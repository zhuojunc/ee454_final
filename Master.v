==> flow/design.v <==
`timescale 1ns / 1ps
module Master
(
    input  rst,
    input  clk,
	input  en,
	input en_,
	input [15:0] tb_R,  
    input [8:0] IN,
	input [15:0] tb_W,  
	input [127:0] INDATA,  
	input  ARREADY,
	input  RVALID,
	input  RLAST,
	input  AWREADY,
	input  WREADY,
	input  BVALID,
	input [4:0] BRESP,
	input  WIDLE,
	input  RIDLE,
	input  WIDLE_prev,
	input  RIDLE_prev,
    output reg ARVALID,
    output reg RREADY,
	output reg [15:0] OUT,
	output reg RRESP,
	output reg [7:0] RDATA,
	output reg AWVALID,
	output reg WVALID,
	output reg WLAST,
	output reg BREADY,
	output reg [11:0] AWOUT,
	output reg [7:0] WDATA,
	output reg [4:0] BOUT
);
	reg [1:0] next_state = 2'b00;
	reg [1:0] current_state = 2'b00;
	reg [2:0] next_state_ = 3'b000;
	reg [2:0] current_state_ = 3'b000;
	integer start = 0;
	reg [4:0] count = 5'h0;
	always@(posedge clk or posedge rst) begin
		if (rst) begin		
			next_state <= 0;			
			current_state <= 0;
		end
		else begin
			case (current_state)
				0: begin
					if (en)
						next_state <= 1;
				end
				1: begin
					if (ARREADY)
						next_state <= 2;
				end
				2: begin
					if (RVALID && !ARREADY)
						next_state <= 3;
				end
				3: begin
					if (RLAST)
						next_state <= 0;
				end				
			endcase
			current_state <= next_state;
		end		
	end
	always@(posedge clk or posedge rst) begin
		if (rst) begin		
			next_state_ <= 0;			
			current_state_ <= 0;
		end
		else begin
			case (current_state_)
				0: begin
					if (en_)
						next_state_ <= 1;
				end
				1: begin
					if (AWREADY)
						next_state_ <= 2;
				end
				2: begin
					if (WREADY && !AWREADY)
						next_state_ <= 3;
				end
				3: begin
					if (BVALID)
						next_state_ <= 0;
				end
			endcase
			current_state_ <= next_state_;
		end			
	end
	always@ (posedge clk) begin
		case(next_state_)
			0: begin
				AWVALID <= 0;
				WVALID <= 0;
				BREADY <= 0;
				AWOUT <= 0;
				BOUT <= 0;
				WLAST <= 0;
				WDATA <= 0;
				count <= 5'h0;
			end
			1: begin
				AWVALID <= 1;
				AWOUT <= {tb_W[15:8], tb_W[3:0]};
			end
			2: begin
				AWVALID <= 0;
				WVALID <= 1;
				start <= count * 8;
				WDATA <= INDATA[start +: 8];
				if (tb_W[7:4] || count != 1) begin
					count <= count + 1;
				end
				if (WLAST) begin
					WVALID <= 0;
				end
			end
			3: begin
				if (WREADY) begin
					if (tb_W[7:4]) begin
						start <= count * 8;
						WDATA <= INDATA[start +: 8];
						count <= count + 1;
					end
				end
				if (WLAST) begin
					WVALID <= 0;
				end
				BREADY <= 1;
				if (BVALID) begin
					BOUT <= BRESP;
				end
			end
		endcase
	end
	always@(posedge clk) begin
		case (next_state)
			0: begin						
				ARVALID <= 0;
				RREADY <= 0;
				OUT <= 0;
				RRESP <= 0;
				RDATA <= 0;
			end
			1: begin
				ARVALID <= 1;
				OUT <= tb_R;
			end
			2: begin
				ARVALID <= 0;
				RREADY <= 1;
				if (RVALID) begin
					RRESP <= IN[0];
					RDATA <= IN[8:1];
				end
			end
			3: begin
				if (RVALID && tb_R[7:4]) begin
					RRESP <= IN[0];
					RDATA <= IN[8:1];
				end	
			end
		endcase
	end
	always@(posedge clk) begin
		WLAST = ((count-1) == {1'b0,tb_W[7:4]}) ? 1 : 0;
	end
endmodule
* Step by step through the tools: Master
The steps from the RTL of Master to its reports follow in flow order. Line numbers count from 1 in the design file above. Operators carry their Yosys type and port widths (W data, S select, Z words). Cell names lack the library's common part. A cell with n/a has no value.
Inputs: top module Master, clock port clk, cell library sky130hd, timing corner tt_025C_1v80

* Elaborated design
Counts by Yosys on the flattened word-level netlist (proc, flatten, opt, wreduce; memories kept). Register bits leave out memories and registers merged into their read ports (data or address). Print and check cells are left out.
Storage and ports: register bits after elaboration 102, bits in latches 0, memory bits (writable) 0, ROM bits 0, word width x clocked read ports 0, memories 0, input port bits 188, word-level cells 114
Operators by class: add/sub/neg operators 1, multipliers 0, divide/modulo/power cells 0, order comparisons 0, equal/unequal tests 27, shift operators 1, mux-type cells 35, bitwise gates (word level) 1, reductions and logical operators 32
Operators by type and width (count):
- $shiftx A128 B32 Y8 | 1
- $pmux W32 S2 | 1
- $mux W32 | 2
- $pmux W8 S3 | 2
- $pmux W16 S2 | 1
- $mux W8 | 4
- $ne A2 B2 Y1 const B | 14
- $pmux W12 S2 | 1
- $mux W5 | 4
- $pmux W5 S3 | 1
- $reduce_bool A2 Y1 | 7
- $eq A3 B2 Y1 const B | 4
- $reduce_bool A4 Y1 | 3
- $pmux W3 S4 | 1
- $mux W3 | 4
- $reduce_and A5 Y1 | 2
- $pmux W5 S2 | 1
- $pmux W1 S2 | 5
- $reduce_and A3 Y1 | 3
- $eq A2 B2 Y1 const B | 4
- $pmux W2 S4 | 1
- $mux W2 | 4
- $eq A3 B1 Y1 const B | 2
- $logic_not A3 Y1 | 2
- $reduce_bool A3 Y1 | 2
- $add A5 B1 Y5 const B | 1
- $ne A5 B1 Y1 const B | 1
- $logic_and A1 B4 Y1 | 1
Not listed: further kinds 11, cells in them 18.

* Longest topological paths
Depth = most cells in a row (Yosys ltp): at word level without a register or memory, in the mapped netlist without a sequential cell, where the memories' decode and read muxes count.
Logic depth: depth after elaboration 4, ABC_AREA 0, gate-level depth with buffers 6, mapped depth without buffers 6

* After synthesis
The flow's flattened synthesis, as Yosys stat reports it; memories are mapped. The netlist is that of the ABC_AREA named above (0 if unset); the other value can give another one. Totals and module areas in this step are rounded.
Mapped netlist: cell count 286, cell area after synthesis 4000 µm², sequential part of the area 2200 µm², flip-flops 73, buffers 17
Cells by type (count):
- edfxtp_1 | 65
- mux4_2 | 25
- dfrtp_1 | 8
- ha_1 | 16
- mux2_2 | 17
- and2_1 | 26
- and3_1 | 16
- mux2i_1 | 10
- nor2_1 | 22
- inv_1 | 19
- o221ai_1 | 7
- o22ai_1 | 8
- buf_4 | 3
- buf_6 | 2
- clkbuf_1 | 6
- nand2_1 | 6
- a222oi_1 | 2
- buf_12 | 1
Other cell types: 16; their cells: 27.

* Path before layout
Path of least setup slack by OpenSTA after synthesis, without wires, with an ideal clock, recovery checks aside; 20% of the period is set as input and as output delay. Where synthesis merged equal registers, the netlist keeps one of their names.
Timing path after synthesis: path type register to register, start point register next_state[1], end point register RDATA[0], clock period 3.28 ns, setup time 0.379 ns, time at the first pin 0.000 ns, arrival time 1.802 ns, required time 2.901 ns, setup slack 1.099 ns, path delay 2.181 ns, driving pins on the path 4, buffers on the path 1, synthesis period reached 2.181 ns
"path delay" = arrival - input delay + setup time. "driving pins on the path": output pins that drive a net of the path, with the launching flip-flop's if there is one; two outputs of one cell count as two. "synthesis period reached" = period - worst setup slack (recovery checks aside). The figure is calculated, with input and output delays left at 20% of the set period. The rows between start and end are the longest chain of elaborated cells between them; the timing report does not say that the signal goes this way. Where chains are equally long, one stands for them. Each line given opens the expression or statement behind the cell; cells for indexed reads and writes are added by Yosys, which also makes memories of some case tables. A register here has more assigning lines than the two given. The path ends at the enable pin of a flip-flop; only ways to that pin are counted.
On the way, after synthesis: cell sequence dfrtp_1 > inv_1 > clkbuf_1 > a2bb2oi_1, cells in the longest elaborated chain 3, elaborated cells on any way between the ends 7, RTL lines with such cells 1, classes of those cells eq/ne: 4; reduce/logical: 3
Ends and longest elaborated chain, after synthesis:
- start, declared | RTL line 36 | reg [1:0] next_state = 2'b00;
- start, assigned | RTL line 44 | next_state <= 0;
- start, assigned | RTL line 51 | next_state <= 1;
- $eq A2 B2 Y1 | RTL line 143 | case (next_state)
- $reduce_bool A3 Y1
- $reduce_and A3 Y1
- end, assigned | RTL line 160 | RDATA <= IN[8:1];
- end, assigned | RTL line 166 | RDATA <= IN[8:1];
- end, declared | RTL line 27 | output reg [7:0] RDATA,

* Path in the finished layout
From the final timing report of run 1: the path of least setup slack in the routed layout; clock arrival at registers is part of the times.
Timing path after layout: path type register to register, start point register next_state_[0], end point register WDATA[2], clock period 2.36 ns, setup time 0.16 ns, time at the first pin 0.34 ns, arrival time 2.04 ns, required time 2.53 ns, setup slack 0.49 ns, driving pins on the path 8, buffers on the path 1
The rows between start and end are the longest chain of elaborated cells between them; the timing report does not say that the signal goes this way. Where chains are equally long, one stands for them. A register here has more assigning lines than the two given. Ways into the end's enable are left out, as the timed path ends at the data pin.
On the way, after layout: cell sequence dfrtp_1 > inv_1 > ha_1 > nor2_1 > buf_4 > nor3_4 > o221ai_1 > o22ai_1, cells in the longest elaborated chain 2, elaborated cells on any way between the ends 4, RTL lines with such cells 1, classes of those cells eq/ne: 2; mux: 1; reduce/logical: 1
Ends and longest elaborated chain, after layout:
- start, declared | RTL line 38 | reg [2:0] next_state_ = 3'b000;
- start, assigned | RTL line 71 | next_state_ <= 0;
- start, assigned | RTL line 78 | next_state_ <= 1;
- $eq A3 B2 Y1 | RTL line 97 | case(next_state_)
- $pmux W8 S3 | RTL line 97
- end, assigned | RTL line 116 | WDATA <= INDATA[start +: 8];
- end, assigned | RTL line 128 | WDATA <= INDATA[start +: 8];
- end, declared | RTL line 33 | output reg [7:0] WDATA,

Lab notebook: Master

Measured data: module Master, platform sky130hd, 2 stored runs of the flow under differing settings, order arbitrary. Input and output delays are each 20% of the period that was set; the output load is 0.01 pF.
By "worst setup path time" is meant the share of the clock period that the worst setup path is allowed (20% is reserved at inputs, 20% at outputs), minus its slack. Clock arrival times at its registers enter into it.
By "power" is meant OpenSTA's value without simulated activity: inputs other than the clock are taken to toggle once in ten clock periods, and the tool carries that through the logic.
Values from the reports are rounded here.
[run 1] settings: period_ns=2.36, SETUP_SLACK_MARGIN=0.31, CAP_MARGIN=20, CORE_MARGIN=2, CORE_UTILIZATION=40, SLEW_MARGIN=20
[run 1] result: chip area after synthesis (Yosys) 4000 µm², die area 11000 µm², standard-cell area of the final layout 6700 µm², utilization 69 %, worst setup slack after layout 0.49 ns, total negative slack 0.000 ns, power 7500 uW, worst setup path time 1.87 ns, worst setup path kind register to register
[run 2] settings: period_ns=3.25, CORE_UTILIZATION=33, SETUP_SLACK_MARGIN=-0.18, PLACE_DENSITY=0.47, CELL_PAD_IN_SITES_DETAIL_PLACEMENT=1, TNS_END_PERCENT=75, ABC_AREA=0, GPL_TIMING_DRIVEN=0, CAP_MARGIN=20, CORE_MARGIN=2, SLEW_MARGIN=20
[run 2] result: chip area after synthesis (Yosys) 4000 µm², die area 13000 µm², standard-cell area of the final layout 6900 µm², utilization 58 %, worst setup slack after layout 0.90 ns, total negative slack 0.000 ns, power 5900 uW, worst setup path time 1.70 ns, worst setup path kind input to register
