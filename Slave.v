==> flow/design.v <==
`timescale 1ns / 1ps
module Slave
(
    input  rst,
    input  clk,
    input  ARVALID,
    input  RREADY,
    input [15:0] IN,
	input  AWVALID,
	input  WVALID,
	input  WLAST,
	input [11:0] AWIN,
	input [7:0] WDATA,
	input  BREADY,
	input [4:0] DELAY,
    output reg ARREADY,
    output reg RVALID,
	output reg RLAST,
    output reg [8:0] OUT,
	output reg AWREADY,
	output reg WREADY,
	output reg BVALID,
	output reg [4:0] BRESP,
	output reg RIDLE,
	output reg WIDLE,
	output reg RIDLE_prev,
	output reg WIDLE_prev
);
	reg [3:0] ARLEN = 4'b0000;
	reg [3:0] count = 4'b0000;
	reg [3:0] RID = 4'b0000;
	reg [7:0] RADDR = 8'b00000000;
	reg [1:0] next_state = 2'b00;
	reg [1:0] current_state = 2'b00;
	reg RESP = 1'b0;
	reg [3:0] BID = 4'b0000;
	reg [8:0] WADDR = 9'b000000000;
	reg [2:0] next_state_ = 3'b000;
	reg [2:0] current_state_ = 3'b000;
	reg [7:0] mem [0:255];
	reg [4:0] delay_R = 5'b00000;
	reg [4:0] delay_W = 5'b00000;
	integer i;
	initial begin
	    for (i = 0; i < 256; i = i + 1) begin
			mem[i] <= 0;
		end
		WIDLE = 1'b1;
		RIDLE = 1'b1;
		WIDLE_prev = 1'b1;
		RIDLE_prev = 1'b1;
	end
	always@(posedge clk or posedge rst) begin
		if (rst) begin		
			next_state <= 0;			
			current_state <= 0;
		end
		else begin
			case (current_state)
				0: begin
					if (ARVALID)
						next_state <= 1;
				end
				1: begin
					if (!ARVALID && RREADY)
						next_state <= 2;
				end
				2: begin
					if (count == ARLEN)
						next_state <= 3;
				end
				3: begin
					if (delay_R == DELAY) begin
						next_state <= 0;
					end
				end
			endcase
			current_state <= next_state;
		end		
	end
	always@(posedge clk or posedge rst) begin
		if (rst) begin		
			next_state_ <= 0;			
			current_state_ <= 0;
		end		
		else begin
			case (current_state_)
				0: begin
					if (AWVALID) begin
						next_state_ <= 1;
					end
				end
				1: begin
					if (!AWVALID && WVALID) begin
						next_state_ <= 2;
					end
				end
				2: begin
					if (WLAST) begin
						next_state_ <= 3;
					end
				end
				3: begin
					if (BREADY) begin
						next_state_ <= 4;
					end
				end
				4: begin
					if (delay_W == DELAY) begin
						next_state_ <= 0;
					end
				end
			endcase
			current_state_ <= next_state_;
		end
	end
	always@ (posedge clk) begin
		WIDLE_prev <= WIDLE;
		RIDLE_prev <= RIDLE;
	end
	always@(posedge clk) begin
		case (next_state_)
			0: begin
				AWREADY <= 0;
				WREADY <= 0;
				BVALID <= 0;
				BRESP <= 0;
				RESP = 1'b0;
				BID = 4'b0000;
				WADDR = 9'b000000000;
				WIDLE <= 1'b1;
				delay_W <= 0;
				if (AWVALID) begin
					WIDLE <= 1'b0;
				end
			end
			1: begin
				AWREADY <= 1;
				BID <= AWIN[3:0];
				WADDR <= AWIN[11:4];
			end
			2: begin
				AWREADY <= 0;
				WREADY <= 1;
				if (WVALID) begin
					if (WADDR <= 255) begin
						mem[WADDR] <= WDATA;
					end
					else
						RESP <= 1;
					WADDR <= WADDR + 1;
				end
			end
			3: begin
				BVALID <= 1;
				BRESP <= {RESP, BID};
			end
			4: begin
				delay_W <= delay_W + 1;	
			end
		endcase
	end
	always@(posedge clk) begin
		case (next_state)
			0: begin						
				ARREADY <= 0;
				RVALID <= 0;
				RLAST <= 0;
				RID <= 4'b0000;
				ARLEN = 4'b0000;
				RADDR = 8'b00000000;
				OUT <= 0;
				count <= 0;
				RIDLE <= 1'b1;
				delay_R <= 0;
				if (ARVALID) begin
					RIDLE <= 1'b0;
				end				
			end
			1: begin
				ARREADY <= 1;
				RID <= IN[3:0];
				ARLEN <= IN[7:4];
				RADDR <= IN[15:8];
			end 
			2: begin
				ARREADY <= 0;
				if (WADDR != RADDR) begin
					RVALID = 1;
					if (RREADY) begin
						if (ARLEN) begin
							count <= count + 1;
						end
						if (count == ARLEN || !ARLEN) begin
							RLAST <= 1;
						end
						if (RADDR + count <= 255  && !RLAST) begin
							OUT <= {mem[RADDR+count], 1'b0};
						end
						else
							OUT <= {8'b00000000, 1'b1};
					end
				end
				else begin
					RVALID = 0;
				end
			end
			3: begin
				delay_R <= delay_R + 1;	
			end
		endcase
	end
endmodule
* Step by step through the tools: Slave *
The steps from the RTL of Slave to its reports follow in flow order.
Line numbers count from 1 in the design file above.
Library cell names are shortened.
Not given: -

design
  top = Slave
  clock port = clk
  cell library = sky130hd
  library corner = tt_025C_1v80

* Word-level counts *
Source: Yosys, flattened and elaborated, memories not mapped. Widths are those after wreduce. Registers that Yosys merges into a memory's read port (data or address) are not register bits. Print and check cells do not count.
Memory sizes are those after Yosys's memory passes, which may raise the word count (mostly to a power of two), join words into wider ones and drop unused or constant bits.

operators by class
  add/sub/neg operators = 6
  order comparisons = 2
  eq/ne operators = 33
  muxes and demuxes = 51
  reductions and logical operators = 35

operator list
  operator                                                         number
  2-to-1 mux 8 bit                                                 6
  2-to-1 mux 9 bit                                                 4
  inequality test 2 bit (second input constant)                    15
  case mux 5 bit (select 2 bit)                                    3
  case mux 9 bit (select 3 bit)                                    1
  case mux 4 bit (select 2 bit)                                    3
  less-or-equal comparator 9 x 8 -> 1 bit (second input constant)  2
  case mux 9 bit (select 2 bit)                                    1
  nonzero test 2 bit                                               8
  case mux 8 bit (select 2 bit)                                    1
  case mux 3 bit (select 5 bit)                                    1
  2-to-1 mux 3 bit                                                 5
  case mux 1 bit (select 2 bit)                                    7
  == test 3 x 2 -> 1 bit (second input constant)                   4
  2-to-1 mux 4 bit                                                 3
  2-to-1 mux 1 bit                                                 11
  adder 5 x 1 -> 5 bit (second input constant)                     2
  == test 5 bit                                                    2
  adder 8 x 4 -> 9 bit                                             1
  adder 9 x 1 -> 9 bit (second input constant)                     1
  inequality test 9 x 8 -> 1 bit                                   1
  == test 2 bit (second input constant)                            4
  OR reduction 2 bit                                               4
  AND reduction 4 bit                                              2
  nonzero test 4 bit                                               2
  adder 8 x 4 -> 8 bit                                             1
  case mux 2 bit (select 4 bit)                                    1
  2-to-1 mux 2 bit                                                 4

Not listed: further kinds 17, cells in them 27.

storage and ports
  register bits = 74
  bits in writable memories = 2048
  memories = 1
  input bits = 49
  output and inout bits = 24
  word-level cells = 152

memory list
  memory  depth  bits a word  rd ports  wr ports  RTL line  RTL
  mem     256    8            1         1         40        reg [7:0] mem [0:255];

* Depth *
Yosys ltp: most cells in a row. Word level: on the elaborated netlist, between registers, memories and ports. Mapped: between sequential cells and ports; inverters and the memories' decode and read muxes count.

logic depth
  depth after elaboration = 7
  ABC_AREA = 0
  gate-level depth with buffers = 13
  mapped depth without buffers = 10

* After synthesis *
Source: synth_stat.txt of the flow (Yosys; design flattened, memories mapped). It holds for the ABC_AREA given above (unset counts as 0); a run with the other value may have another netlist.
Totals and module areas in this step are rounded.

cells by type
  type       number  total area (sq um)
  edfxtp_1   2110    6.34E+04
  mux4_2     648     1.46E+04
  nor2_1     293     1.1E+03
  nand2_1    130     487.968
  clkbuf_1   112     420.403
  buf_2      67      335.322
  ha_1       21      262.752
  xnor2_1    29      253.994
  dfrtp_1    10      250.24
  nand3_1    41      205.197
  xor2_1     18      157.651
  and2_1     24      150.144
  buf_4      14      105.101
  o2111ai_1  10      87.584
  a21oi_1    17      85.082
  mux2i_1    7       70.067
  inv_1      18      67.565
  o21ai_0    12      60.058

Not listed: further types 34, cells in them 86.

synthesis totals
  mapped cells = 3667
  mapped area = 82700 sq um
  area of sequential cells = 63700 sq um
  flip-flop cells = 2122
  buffers = 200

* Timing after synthesis *
OpenSTA on the mapped netlist: ideal clock, no wires. The path of least setup slack (recovery checks aside). Input and output delay are each 20% of the period. Register names are those of the netlist, which keeps one name where synthesis merged equal registers.

timing post-synthesis
  path kind = register to register
  start point = register count[0]
  end point = register OUT[6]
  period = 4.95 ns
  library setup time = 0.268 ns
  launch time at the first pin = 0.000 ns
  arrival time = 3.338 ns
  required time = 4.682 ns
  path slack = 1.344 ns
  path delay = 3.606 ns
  driving pins on the path = 13
  path buffers = 4
  synthesis period reached = 3.606 ns

"path delay" = arrival - input delay + setup time.
"driving pins on the path": output pins that drive a net of the path, with the launching flip-flop's if there is one; two outputs of one cell count as two.
"synthesis period reached" = period - worst setup slack (recovery checks aside). The figure is calculated, with input and output delays left at 20% of the set period.
The rows between start and end are the longest chain of elaborated cells between them; the timing report does not say that the signal goes this way. Where chains are equally long, one stands for them.
A line is the first line of the expression or statement that the cell stems from. Yosys adds cells for indexed reads and writes and turns some case tables into memories.
At most two assigning lines are given for a register; there are more.

on the way, post-synthesis
  cell sequence = edfxtp_1 > ha_1 > fa_1 > buf_2 > buf_2 > clkbuf_1 > clkbuf_1 > mux4_2 > mux4_2 > nor3_1 > a21oi_1 > o2111ai_1 > o211ai_1
  length of the longest elaborated chain = 7
  elaborated cells on any way between the ends = 9
  source lines of those cells = 6
  classes of those cells = add/sub (2); compare (1); mux (4); reduce/logical (1); memory (1)

RTL lines, path post-synthesis
  what                                     RTL line  RTL
  start: declaration                       30        reg [3:0] count = 4'b0000;
  start: assignment                        173       count <= 0;
  start: assignment                        192       count <= count + 1;
  adder 8 x 4 -> 9 bit                     197       if (RADDR + count <= 255 && !RLAST) begin
  less-or-equal comparator 9 x 8 -> 1 bit  197
  logical AND 1 bit                        197
  2-to-1 mux 9 bit                         197
  2-to-1 mux 9 bit                         190       if (RREADY) begin
  2-to-1 mux 9 bit                         188       if (WADDR != RADDR) begin
  case mux 9 bit (select 2 bit)            164       case (next_state)
  end: assignment                          198       OUT <= {mem[RADDR+count], 1'b0};
  end: assignment                          201       OUT <= {8'b00000000, 1'b1};
  end: declaration                         19        output reg [8:0] OUT,

* Path in the finished layout *
From the final timing report of flow run A: the path of least setup slack in the routed layout; clock arrival at registers is part of the times.

timing post-layout
  path kind = register to register
  start point = register count[0]
  end point = register OUT[1]
  period = 4.03 ns
  library setup time = 0.25 ns
  launch time at the first pin = 0.83 ns
  arrival time = 4.63 ns
  required time = 4.61 ns
  path slack = -0.02 ns
  driving pins on the path = 11
  path buffers = 3

The rows between start and end are the longest chain of elaborated cells between them; the timing report does not say that the signal goes this way. Where chains are equally long, one stands for them.
At most two assigning lines are given for a register; there are more.

on the way, post-layout
  cell sequence = edfxtp_1 > ha_4 > fa_4 > buf_12 > buf_12 > mux4_2 > mux4_2 > mux4_2 > o2111ai_2 > buf_4 > nand2_1
  length of the longest elaborated chain = 7
  elaborated cells on any way between the ends = 9
  source lines of those cells = 6
  classes of those cells = add/sub (2); compare (1); mux (4); reduce/logical (1); memory (1)

RTL lines, path post-layout
  what                                     RTL line  RTL
  start: declaration                       30        reg [3:0] count = 4'b0000;
  start: assignment                        173       count <= 0;
  start: assignment                        192       count <= count + 1;
  adder 8 x 4 -> 9 bit                     197       if (RADDR + count <= 255 && !RLAST) begin
  less-or-equal comparator 9 x 8 -> 1 bit  197
  logical AND 1 bit                        197
  2-to-1 mux 9 bit                         197
  2-to-1 mux 9 bit                         190       if (RREADY) begin
  2-to-1 mux 9 bit                         188       if (WADDR != RADDR) begin
  case mux 9 bit (select 2 bit)            164       case (next_state)
  end: assignment                          198       OUT <= {mem[RADDR+count], 1'b0};
  end: assignment                          201       OUT <= {8'b00000000, 1'b1};
  end: declaration                         19        output reg [8:0] OUT,

==> results <==
Measured results for Slave: 2 stored runs of the Yosys and OpenROAD flow on sky130hd. The settings differ; the order carries no meaning. The constraints put input and output delay at 20% of the set period each and load the outputs with 0.01 pF.
"time used up by the worst setup path": the worst setup path's part of the clock period (all of it between registers, 20% less for each end at a port) less its slack. A launch clock that arrives late makes it longer, a capture clock that arrives late makes it shorter.
Measured values are rounded.
A setting shown as -- is not set for that run.

name                                       flow run A            flow run B
period_ns                                  4.03                  2.69
CORE_UTILIZATION                           19                    44
PLACE_DENSITY                              0.85                  0.72
HOLD_SLACK_MARGIN                          0.11                  --
CORE_MARGIN                                8                     2
CELL_PAD_IN_SITES_GLOBAL_PLACEMENT         2                     2
CTS_CLUSTER_DIAMETER                       268                   --
MAX_ROUTING_LAYER                          met5                  met5
CAP_MARGIN                                 20                    20
SLEW_MARGIN                                20                    5
TNS_END_PERCENT                            --                    55
GPL_ROUTABILITY_DRIVEN                     --                    0
CTS_CLUSTER_SIZE                           --                    46
MIN_ROUTING_LAYER                          --                    met1
die size (sq um)                           456000                191000
worst setup slack after layout (ns)        -0.016                -1.30
total negative slack (ns)                  -0.038                -103
time used up by the worst setup path (ns)  4.05                  3.99
worst setup path kind                      register to register  register to register
Yosys chip area after synthesis (sq um)    82700                 82700
standard-cell area after layout (sq um)    102000                104000
